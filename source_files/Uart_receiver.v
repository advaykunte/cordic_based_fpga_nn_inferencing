==> flow/design.v <==
`timescale 1ns / 1ps
module uart_receiver(
    input clk_3125,
    input rx,
    output reg [15:0] rx_msg,
    output reg rx_complete
    );
reg [7:0] counter;
reg [7:0] rx1,rx2;
reg [7:0] temp;
reg [3:0] k;
reg part_temp;
initial begin
    rx_msg = 0;
    rx_complete = 0;
	 counter =0;
	 k=0;
	 state=0;
end
reg state;
always @( posedge clk_3125 ) begin
	counter <= counter +1;
	case (counter)
	8'd21: begin temp[7]<= rx;
			if (rx ==1)	k<=k+1;	
			end
	8'd35: begin temp[6]<= rx;
			if (rx ==1)	k<=k+1;	
			end
	8'd49: begin temp[5]<= rx;
			if (rx ==1)	k<=k+1;	
			end
	8'd63: begin temp[4]<= rx;
			if (rx ==1)	k<=k+1;	
			end
	8'd77: begin temp[3]<= rx;
			if (rx ==1)	k<=k+1;	
			end
	8'd91: begin temp[2]<= rx;
			if (rx ==1)	k<=k+1;	
			end
	8'd105: begin temp[1]<= rx;
			if (rx ==1)	k<=k+1;	
			end
	8'd119: begin temp[0]<= rx;
			if (rx ==1)	k<=k+1;	
			end
	8'd133: part_temp<= rx;
	8'd154: begin
	if(state==0) begin 
            if ((k%2 == 0) & (part_temp ==0)) rx1 <= temp;
            else if ((k%2 != 0) & (part_temp ==1)) rx1<= temp;
            else rx1 = 8'b00111111 ;
            state<=state+1;
            counter <=1;
            k<=0;
	end
	else if(state==1) begin
	if ((k%2 == 0) & (part_temp ==0)) rx2 <= temp;
            else if ((k%2 != 0) & (part_temp ==1)) rx2<= temp;
            else rx2 = 8'b00111111 ;
            state<=0;
            rx_complete <=1'b1;
	end
	counter <=1;
	k<=0;
	end
	default:rx_complete <=1'b0 ;
	endcase
	rx_msg<={rx1,rx2};
end
endmodule	
Tool chain data of uart_receiver --
The steps from the RTL of uart_receiver to its reports follow in flow order. Line numbers count from 1 in the design file above. Operators: Yosys type, input widths -> output width; for muxes data width and select width s. Cell names lack the library's common part. A cell with n/a has no value.
Inputs: top uart_receiver, clock clk_3125, library sky130hd, library corner tt_025C_1v80

Word level --
Yosys after proc, flatten, opt, wreduce and memory -nomap, before mapping. Memory bits, and registers merged into a memory's read port (data or address), are not among the register bits. Print and check cells are not counted. Equal cells are merged and count once.
Bit counts: bits in registers 55, input port bits 2, word-level cells 51
Cells by class: mux-type cells 10, bitwise gates (word level) 4, add/sub/neg operators 3, equality and inequality tests 12, reductions and logical operators 6
Operator list (number):
- $mux 8 | 6
- $logic_not 32->1 | 1
- $eq 8x7->1 const B | 4
- $eq 8x6->1 const B | 3
- $eq 8x8->1 const B | 2
- $reduce_bool 9->1 | 1
- $reduce_or 9->1 | 1
- $add 8x1->8 const B | 1
- $eq 8x5->1 const B | 1
- $reduce_or 8->1 | 1
- $pmux 4 s2 | 1
- $reduce_and 2->1 | 2
- $add 4x1->4 const B | 1
- $mux 4 | 1
- $and 1x1->1 | 2
- $not 1->1 | 2
- $ne 2x1->1 const B | 1
- $ne 2x2->1 const B | 1
- $pmux 1 s2 | 1
- $add 1x1->1 const B | 1
- $mux 1 | 1

Depth --
Longest topological path by Yosys (ltp), each cell counted once; first at word level (registers and memories cut), then after technology mapping (sequential cells cut; the memories' decode and read muxes count).
Logic depth: depth in word-level cells 5, ABC_AREA 1, mapped depth 10, depth with buffers taken out 10

Mapped cells and area --
Yosys stat after the flow's synthesis: flattened, memories mapped to cells. It holds for the ABC_AREA given above (unset counts as 0); a run with the other value may have another netlist. The area totals of this step are shown rounded.
Cells by type:
- dfxtp_1 | number 40, area in all 800.768 µm²
- edfxtp_1 | number 12, area in all 360.346 µm²
- nand2_1 | number 69, area in all 258.998 µm²
- nor2_1 | number 25, area in all 93.84 µm²
- inv_1 | number 22, area in all 82.579 µm²
- o21ai_2 | number 5, area in all 43.792 µm²
- ha_1 | number 3, area in all 37.536 µm²
- or2_2 | number 6, area in all 37.536 µm²
- xor2_1 | number 3, area in all 26.275 µm²
- nand3_1 | number 5, area in all 25.024 µm²
- nor2_4 | number 2, area in all 22.522 µm²
- a21oi_1 | number 4, area in all 20.019 µm²
- nor2_8 | number 1, area in all 20.019 µm²
- nand3_4 | number 1, area in all 17.517 µm²
- o21ai_0 | number 3, area in all 15.014 µm²
- buf_6 | number 1, area in all 11.261 µm²
- nand2_4 | number 1, area in all 11.261 µm²
- inv_6 | number 1, area in all 8.758 µm²
Other cell types: 5; their cells: 6.
Synthesis totals: mapped flip-flops 52, standard cells after synthesis 210, cell area after synthesis 0.0019 mm², sequential part of the area 0.0012 mm², buffers 2

Worst setup path after synthesis --
Source: OpenSTA report_checks on the synthesized netlist (no wires, ideal clock, input and output delay 20% of the period each), path of least setup slack; recovery checks are left aside. Register names are those of the netlist, which keeps one name where synthesis merged equal registers.
Timing after synthesis: path type register to register, start register counter[0], end register rx_complete, path delay 1.363 ns, data required time 2.062 ns, setup slack 0.997 ns, clock period 2.36 ns, data arrival time 1.065 ns, driving pins on the path 9, buffers on the path 0, library setup time 0.298 ns, synthesis period reached 1.363 ns
"path delay" is the arrival time less input delay plus setup time. "driving pins on the path" counts driving pins, that of a launching flip-flop among them; a cell with two outputs on the path counts twice. "synthesis period reached" is the clock period less the worst setup slack; recovery checks do not enter. This is arithmetic on one report: input and output delays are still those of the set period (20% each). The rows between start and end are the longest chain of elaborated cells between them; the timing report does not say that the signal goes this way. Where chains are equally long, one stands for them. Each line given opens the expression or statement behind the cell; cells for indexed reads and writes are added by Yosys, which also makes memories of some case tables. A register here has more assigning lines than the two given. The path ends at the enable pin of a flip-flop; only ways to that pin are counted.
Between the ends, after synthesis: path through dfxtp_1 ha_1 inv_1 nor2_1 nand2_1 nand2_1 nor2_1 nand2_1 nor2_1, length of the longest elaborated chain 4, elaborated cells on any way between the ends 14, RTL lines with such cells 1, those cells by class eq/ne: 11; logic: 1; reduce/logical: 2
Ends and longest elaborated chain, after synthesis:
- from (decl) | line 8 | reg [7:0] counter;
- from (assign) | line 22 | counter <= counter +1;
- from (assign) | line 55 | counter <=1;
- $eq 8x7->1 | line 23 | case (counter)
- $reduce_or 9->1
- $not 1->1
- $reduce_and 2->1
- to (assign) | line 63 | rx_complete <=1'b1;
- to (assign) | line 68 | default:rx_complete <=1'b0 ;
- to (decl) | line 6 | output reg rx_complete

Timing after layout --
From the final timing report of flow run 1: the path of least setup slack in the routed layout; clock arrival at registers is part of the times.
Timing after layout: path type register to register, start register counter[5], end register rx_complete, buffers on the path 0, driving pins on the path 9, clock period 2.03 ns, library setup time 0.22 ns, data required time 2.12 ns, data arrival time 1.70 ns, setup slack 0.42 ns
The rows between start and end are the longest chain of elaborated cells between them; the timing report does not say that the signal goes this way. Where chains are equally long, one stands for them. A register here has more assigning lines than the two given. The path ends at the enable pin of a flip-flop; only ways to that pin are counted.
Between the ends, after layout: path through dfxtp_1 inv_1 nand2_1 nor2_4 nand3_4 nor2_8 inv_6 nand2_1 nor2_1, length of the longest elaborated chain 4, elaborated cells on any way between the ends 14, RTL lines with such cells 1, those cells by class eq/ne: 11; logic: 1; reduce/logical: 2
Ends and longest elaborated chain, after layout:
- from (decl) | line 8 | reg [7:0] counter;
- from (assign) | line 22 | counter <= counter +1;
- from (assign) | line 55 | counter <=1;
- $eq 8x7->1 | line 23 | case (counter)
- $reduce_or 9->1
- $not 1->1
- $reduce_and 2->1
- to (assign) | line 63 | rx_complete <=1'b1;
- to (assign) | line 68 | default:rx_complete <=1'b0 ;
- to (decl) | line 6 | output reg rx_complete

Flow measurements of uart_receiver on sky130hd: 2 stored runs with different settings, listed in no order. Input and output delays are each 20% of the period that was set; the output load is 0.01 pF.
"achieved period" = clock period - worst setup slack. The figure is calculated, with input and output delays left at 20% of the set period.
"worst setup path time" is the time allowed to the run's worst setup path (the clock period less input and output delay, where it has them) less its slack. Clock arrival times count: a late capture clock shortens it, a late launch clock lengthens it.
"total power after layout" rests on the timing tool's default activity at the inputs, not on a simulated workload.
The results are shown rounded.

* Flow run 1 | settings: period_ns 2.03; CORE_UTILIZATION 23; SETUP_SLACK_MARGIN 0.21; PLACE_DENSITY 0.9; ABC_AREA 1; CTS_CLUSTER_DIAMETER 375; CAP_MARGIN 30; SLEW_MARGIN 5; MIN_ROUTING_LAYER met1; CORE_MARGIN 2 | results: synthesis area 0.0019 mm²; die size 0.0091 mm²; standard-cell area of the final layout 0.0023 mm²; utilization of the finished layout 28%; setup slack of the worst path 0.42 ns; summed negative setup slack 0.000 ns; worst hold slack in the final report 0.46 ns; total power after layout 1600 µW; achieved period 1.610 ns; worst setup path time 1.61 ns; worst path kind register to register
* Flow run 2 | settings: period_ns 3.07; CAP_MARGIN 20; CORE_MARGIN 2; CORE_UTILIZATION 40; SLEW_MARGIN 20 | results: synthesis area 0.0019 mm²; die size 0.0053 mm²; standard-cell area of the final layout 0.0022 mm²; utilization of the finished layout 50%; setup slack of the worst path 1.2 ns; summed negative setup slack 0.000 ns; worst hold slack in the final report 0.47 ns; total power after layout 1200 µW; achieved period 1.894 ns; worst setup path time 1.89 ns; worst path kind register to register
