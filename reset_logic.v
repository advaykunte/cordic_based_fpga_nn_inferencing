==> flow/design.v <==
`timescale 1ns / 1ps
module latch#(parameter WIDTH=15)(
input [WIDTH:0] Xout,Yout,Zout,
input [3:0] i,
input clk,reset,
output reg [WIDTH:0] X_H,Y_H,Z_H,
input af_en);
always@(posedge clk) begin
    if(reset) begin
        X_H<=16'b0;
        Y_H<=16'b0;
        Z_H<=16'b0;
    end
    else if(i==10&af_en)begin
        X_H<=16'b0000010011010100;
        Y_H<=16'b0;
        Z_H<=Yout;
    end
end
endmodule
`timescale 1ns / 1ps
module mux #(parameter WIDTH = 15)(
input [WIDTH:0] a,b,
input sel,
output [WIDTH:0]out
);
assign out = sel?b:a;
endmodule
`timescale 1ns / 1ps
module recon#(parameter WIDTH = 15)(
input clk,reset,m,div,
input [WIDTH:0] Xo, Yo ,Zo,
output [WIDTH:0] Xout , Yout , Zout,
output [3:0] i
);
wire selmx,selmy,selmz;
wire [WIDTH:0] rom_out ;
recon_datapath dt(clk,m,div,Xo,Yo,Zo,selmx, selmy,selmz,Xout, Yout, Zout ,rom_out, i);
recon_controlpath ct(clk,reset,selmx,selmy,selmz,i);
rom rm(clk,m,i,rom_out);
endmodule
`timescale 1ns / 1ps
module recon_controlpath(
input clk,reset,
output reg selmx,selmy,selmz,
output reg [3:0]  i
);
reg start;
always @ (posedge clk) begin
    if(reset) begin 
        i <= 0;
        selmx <= 0;
        selmy <= 0;
        selmz <= 0; 
        start <= 1;
    end
    else if(start) begin
        if(i!=0) begin
        selmx <= 1;
        selmy <= 1;
        selmz <= 1; 
        end
        if(i != 10) begin
         i <= i+1;
        end
        else if (i==10) begin
            start <= 0;
            i <= 0;
            selmx <= 0;
            selmy <= 0;
            selmz <= 0; 
        end
    end
end
endmodule
`timescale 1ns / 1ps
module recon_datapath#(parameter WIDTH = 15)(
input clk,
input m,div,
input [WIDTH:0] Xo,Yo,Zo ,
input selmx,selmy,selmz,
output reg [WIDTH:0] Xout,Yout, Zout,
input [WIDTH:0] z_rom,
input [3:0] i
);
wire [WIDTH:0] x_mux, y_mux , z_mux;
mux m_x(Xo , Xout , selmx , x_mux);
mux m_y(Yo , Yout , selmy , y_mux);
mux m_z(Zo , Zout , selmz , z_mux);
reg [WIDTH:0] Xi , Yi , Zi;
wire di = div?(~y_mux[15]):z_mux[15];
always @ (negedge clk) begin 
if(i!=0) begin
    Xout = x_fout;
    Yout = y_asout;
    Zout = z_asout;
end
end
wire [WIDTH:0] x_sft, y_sft; 
shifter shftx(x_mux ,x_sft ,m, i);
shifter shfty(y_mux ,y_sft,m, i);
wire [WIDTH:0] x_asout, y_asout , z_asout; 
add_sub X_as(x_mux , y_sft ,di, x_asout);
add_sub Y_as(y_mux , x_sft ,di, y_asout);
add_sub Z_as(z_mux , z_rom ,~(di), z_asout);
wire [WIDTH:0] x_fout;
mux m_xout(x_mux, x_asout , m , x_fout);
endmodule
`timescale 1ns / 1ps
module Neuron#(parameter WIDTH=15)(
input [WIDTH:0] Xo,Yo,Zo,
input clk,reset,
output [WIDTH:0] Sin_H,Cos_H,Z,
output reset3,complete,
output [WIDTH:0] Yout,
input af_en
);
wire reset1,reset2;
wire [3:0] i1,i2;
wire [WIDTH:0] X_H,Y_H,Z_H;
ResetLogic RL(reset,clk,reset1,reset2,reset3,complete);
recon linear(clk,reset1,1'b0,1'b0,Xo, Yo ,Zo,Xout , Yout , Zout, i1);
latch l1(Xout,Yout,Zout, i1,clk,reset1,X_H,Y_H,Z_H,af_en);
recon hyperbolic(clk,reset2,1'b1,1'b0,X_H,Y_H,Z_H,Cos_H,Sin_H,Z,i2);
endmodule
`timescale 1ns / 1ps
module rom#(parameter WIDTH = 15)(
input clk,
input sel ,
input [3:0] i,
output [WIDTH:0] rom_out
    );
 reg [WIDTH:0] rom_mem [0:19] ;
 initial begin
 rom_mem[0] =  16'b0000010000000000;
 rom_mem[1] =  16'b0000001000000000;
 rom_mem[2] =  16'b0000000100000000;
 rom_mem[3] =  16'b0000000010000000;
 rom_mem[4] =  16'b0000000001000000;
 rom_mem[5] =  16'b0000000000100000;
 rom_mem[6] =  16'b0000000000010000;
 rom_mem[7] =  16'b0000000000001000;
 rom_mem[8] =  16'b0000000000000100;
 rom_mem[9] =  16'b0000000000000010;
 rom_mem[10] =  16'b0000001000110010;
 rom_mem[11] =  16'b0000000100000110;
 rom_mem[12] =  16'b0000000010000001;
 rom_mem[13] =  16'b0000000001000000;
 rom_mem[14] =  16'b0000000000100000;
 rom_mem[15] =  16'b0000000000010000;
 rom_mem[16] =  16'b0000000000001000;
 rom_mem[17] =  16'b0000000000000100;
 rom_mem[18] =  16'b0000000000000010;
 rom_mem[19] =  16'b0000000000000001;
 end   
 assign rom_out = sel?rom_mem[i+9]:rom_mem[i-1];
endmodule
`timescale 1ns / 1ps
module shifter#(parameter WIDTH = 15)(
input signed [WIDTH:0] a,
output signed [WIDTH:0] b,
input m , 
input [3:0] i
);
assign b = m? (a)>>>i :((i!=0)?(a)>>>(i-1):a);
endmodule
`timescale 1ns / 1ps
module ResetLogic#(parameter WIDTH=15 )(
input ext_reset,
input clk,
output reg reset1,reset2,reset3,complete
);
reg [4:0] counter;
always@(posedge clk)begin
    if(ext_reset) begin
        reset1=1;
        reset2=1;
        reset3 =1;
        complete = 0;
        counter=0;
    end
    else if(counter==0)begin
        counter=counter+1;
        reset1=0;
    end
    else if(counter==10) begin
        reset2=0;
        counter = counter + 1;
    end
    else if (counter == 20) begin 
        reset3 = 0;
        counter = counter + 1;
    end
    else if(counter ==30) begin
        complete = 1;
    end
    else if(counter <31) begin 
        counter = counter + 1;
    end
end
endmodule
`timescale 1ns / 1ps
module add_sub #(parameter WIDTH = 15)(
input signed [WIDTH:0] a,b,
input sel, 
output signed [WIDTH:0] out
);
wire [WIDTH+1:0] sum;
assign sum = sel?a-b:a+b;
assign out = {sum[WIDTH+1],sum[WIDTH-1:0]};
endmodule
* Tool chain data of Neuron
Tool output for the design above, in the order of the flow. Line numbers count from 1 in the design file above. Operators: Yosys type, input widths -> output width; for muxes data width and select width s. Not given: --
Design: top module Neuron, clock port clk, cell library sky130hd, timing corner tt_025C_1v80

* After elaboration
Counts by Yosys on the flattened word-level netlist (proc, flatten, opt, wreduce; memories kept). Register bits leave out memories and registers merged into their read ports (data or address). Print and check cells are left out. Cells with the same type and inputs are merged into one. Yosys's memory passes give these memory sizes; they may raise the number of words (mostly to a power of two), join words into wider ones and drop unused or constant bits.
Operators by class: shifts and indexed selects 3, multiplexer cells 45, reductions and logical operators 12, bitwise operators 4, equal/unequal tests 8, add/subtract/negate cells 15, $lt $le $gt $ge 1
Operator list (number):
- $mux 16 | 7
- $add 16x16->17 | 5
- $sub 16x16->17 | 5
- $mux 17 | 5
- $sshr 16x32->16 | 1
- $sshr 16x4->16 | 2
- $mux 5 | 5
- $mux 1 | 24
- $mux 4 | 4
- $reduce_bool 4->1 | 3
- $eq 5x5->1 const B | 2
- $reduce_and 2->1 | 4
- $add 4x1->4 const B | 2
- $eq 4x4->1 const B | 2
- $ne 4x4->1 const B | 2
- $sub 4x1->5 const B | 1
- $add 4x4->5 const B | 1
- $add 5x1->5 const B | 1
- $eq 5x4->1 const B | 1
- $lt 5x5->1 const B | 1
- $logic_not 5->1 | 1
- $reduce_bool 2->1 | 2
- $ne 4x1->1 const B | 1
- $reduce_and 4->1 | 1
- $not 1->1 | 3
- $reduce_and 3->1 | 1
- $and 1x1->1 | 1
Storage and ports: ROM bits 440, register bits after elaboration 138, bits of input ports 51, output and inout bits 66, elaborated cells 113, memory cells 2
Memories:
- hyperbolic.rm.rom_mem | words 20, width 11, read ports 1, wr ports 0, RTL line 133 | reg [WIDTH:0] rom_mem [0:19] ;
- linear.rm.rom_mem | words 20, width 11, read ports 1, wr ports 0, RTL line 133

* Depth
Depth = most cells in a row (Yosys ltp): at word level without a register or memory, in the mapped netlist without a sequential cell, where the memories' decode and read muxes count.
Logic depth: word-level depth 6, ABC_AREA 0, gate-level depth with buffers 27, gate-level depth less buffers 23

* Netlist
The flow's flattened synthesis, as Yosys stat reports it; memories are mapped. The netlist is that of the ABC_AREA named above (0 if unset); the other value can give another one. The area totals of this step are shown rounded.
Cell types:
- sky130_fd_sc_hd__edfxtp_1 | number 96, total area 2.88E+03 um^2
- sky130_fd_sc_hd__ha_1 | number 95, total area 1188.64 um^2
- sky130_fd_sc_hd__dfxtp_1 | number 42, total area 840.806 um^2
- sky130_fd_sc_hd__mux2_2 | number 74, total area 833.299 um^2
- sky130_fd_sc_hd__mux4_2 | number 32, total area 720.691 um^2
- sky130_fd_sc_hd__xnor2_1 | number 75, total area 656.88 um^2
- sky130_fd_sc_hd__nand2_1 | number 158, total area 593.069 um^2
- sky130_fd_sc_hd__a21oi_1 | number 110, total area 550.528 um^2
- sky130_fd_sc_hd__nor2_1 | number 135, total area 506.736 um^2
- sky130_fd_sc_hd__mux2i_1 | number 48, total area 480.461 um^2
- sky130_fd_sc_hd__o21ai_0 | number 88, total area 440.422 um^2
- sky130_fd_sc_hd__xor2_1 | number 42, total area 367.853 um^2
- sky130_fd_sc_hd__inv_1 | number 71, total area 266.506 um^2
- sky130_fd_sc_hd__nand3_1 | number 50, total area 250.24 um^2
- sky130_fd_sc_hd__nor3_1 | number 48, total area 240.23 um^2
- sky130_fd_sc_hd__and2_1 | number 36, total area 225.216 um^2
- sky130_fd_sc_hd__clkbuf_1 | number 53, total area 198.941 um^2
- sky130_fd_sc_hd__a21o_1 | number 18, total area 135.13 um^2
Not listed: further types 69, cells in them 322.
Mapped netlist: synthesis area 13800 um^2, buffers 87, sequential area 3720 um^2, flip-flops 138, mapped cells 1593
The figures by module come from a second, unflattened synthesis with its own total; it is not the netlist above.
Unflattened totals: cell total of the unflattened synthesis 2660, area (unflattened synthesis) 23400 um^2
Each row is one instance without its submodules.
By module:
- shifter | area 2110 um^2, seq. area 0.0 um^2, times used 4, cells 269
- add_sub | area 1100 um^2, seq. area 0.0 um^2, times used 6, cells 156
- recon_datapath | area 1480 um^2, seq. area 1440 um^2, times used 2, cells 53
- mux | area 249 um^2, seq. area 0.0 um^2, times used 8, cells 18
- rom | area 594 um^2, seq. area 0.0 um^2, times used 2, cells 87
- latch | area 1020 um^2, seq. area 340 um^2, times used 1, cells 104
- recon_controlpath | area 360 um^2, seq. area 160 um^2, times used 2, cells 37
- ResetLogic | area 425 um^2, seq. area 180 um^2, times used 1, cells 44
- Neuron | area 7.5 um^2, seq. area 0.0 um^2, times used 1, cells 2
- recon | area 0.0 um^2, seq. area 0.0 um^2, times used 2, cells 0

Appendix: measured runs

Measured data: module Neuron, platform sky130hd, 2 stored runs of the flow under differing settings, order arbitrary. Input and output delays are each 20% of the period that was set; the output load is 0.01 pF.
"power consumption" is the tool's figure for a default switching activity; nothing was simulated.
Values from the reports are rounded here.

[run 1] flow files
==> flow/run.sh <==
#!/bin/bash
# the make line also repeats the synthesis and layout settings of config.mk as NAME=value (left out here)
make -C /OpenROAD-flow-scripts/flow DESIGN_CONFIG=/design/flow/config.mk WORK_HOME=/design/flow/orfs CLKGATE_MAP_FILE= finish
==> flow/config.mk <==
export PLATFORM = sky130hd
export DESIGN_NAME = Neuron
export DESIGN_NICKNAME = Neuron
export VERILOG_FILES = /design/flow/design.v
export SDC_FILE = /design/flow/constraint.sdc
export NUM_CORES = 4
export LEC_CHECK = 0
export CAP_MARGIN = 20
export CELL_PAD_IN_SITES_GLOBAL_PLACEMENT = 2
export CORE_ASPECT_RATIO = 0.85
export CORE_MARGIN = 10
export CORE_UTILIZATION = 17
export CTS_CLUSTER_DIAMETER = 60
export CTS_CLUSTER_SIZE = 90
export PLACE_DENSITY_LB_ADDON = 0.23
export SETUP_SLACK_MARGIN = -0.14
export SLEW_MARGIN = 20
export TNS_END_PERCENT = 85
==> flow/constraint.sdc <==
create_clock -name core_clock -period 10.5 [get_ports {clk}]
set_input_delay 2.1000 -clock core_clock [delete_from_list [all_inputs] [get_ports {clk}]]
set_output_delay 2.1000 -clock core_clock [all_outputs]
set_load 0.01 [all_outputs]

[run 1] result: worst hold slack in the final report 455 ps; power consumption 0.00296 W; overall die area 93,200 um^2; chip area in the Yosys report 13,800 um^2; standard-cell area after routing 19,400 um^2; utilization in the final report 0.241; lowest setup slack -581 ps

[run 2] flow files
==> flow/run.sh <==
#!/bin/bash
# the make line also repeats the synthesis and layout settings of config.mk as NAME=value (left out here)
make -C /OpenROAD-flow-scripts/flow DESIGN_CONFIG=/design/flow/config.mk WORK_HOME=/design/flow/orfs CLKGATE_MAP_FILE= finish
==> flow/config.mk <==
export PLATFORM = sky130hd
export DESIGN_NAME = Neuron
export DESIGN_NICKNAME = Neuron
export VERILOG_FILES = /design/flow/design.v
export SDC_FILE = /design/flow/constraint.sdc
export NUM_CORES = 4
export LEC_CHECK = 0
export CAP_MARGIN = 0
export CORE_MARGIN = 2
export CORE_UTILIZATION = 36
export PLACE_DENSITY_LB_ADDON = 0.05
export SETUP_SLACK_MARGIN = 0.82
export SLEW_MARGIN = 35
export TNS_END_PERCENT = 5
==> flow/constraint.sdc <==
create_clock -name core_clock -period 11.0 [get_ports {clk}]
set_input_delay 2.2000 -clock core_clock [delete_from_list [all_inputs] [get_ports {clk}]]
set_output_delay 2.2000 -clock core_clock [all_outputs]
set_load 0.01 [all_outputs]

[run 2] result: worst hold slack in the final report 456 ps; power consumption 0.0027 W; overall die area 40,000 um^2; chip area in the Yosys report 13,800 um^2; standard-cell area after routing 18,400 um^2; utilization in the final report 0.488; lowest setup slack -518 ps
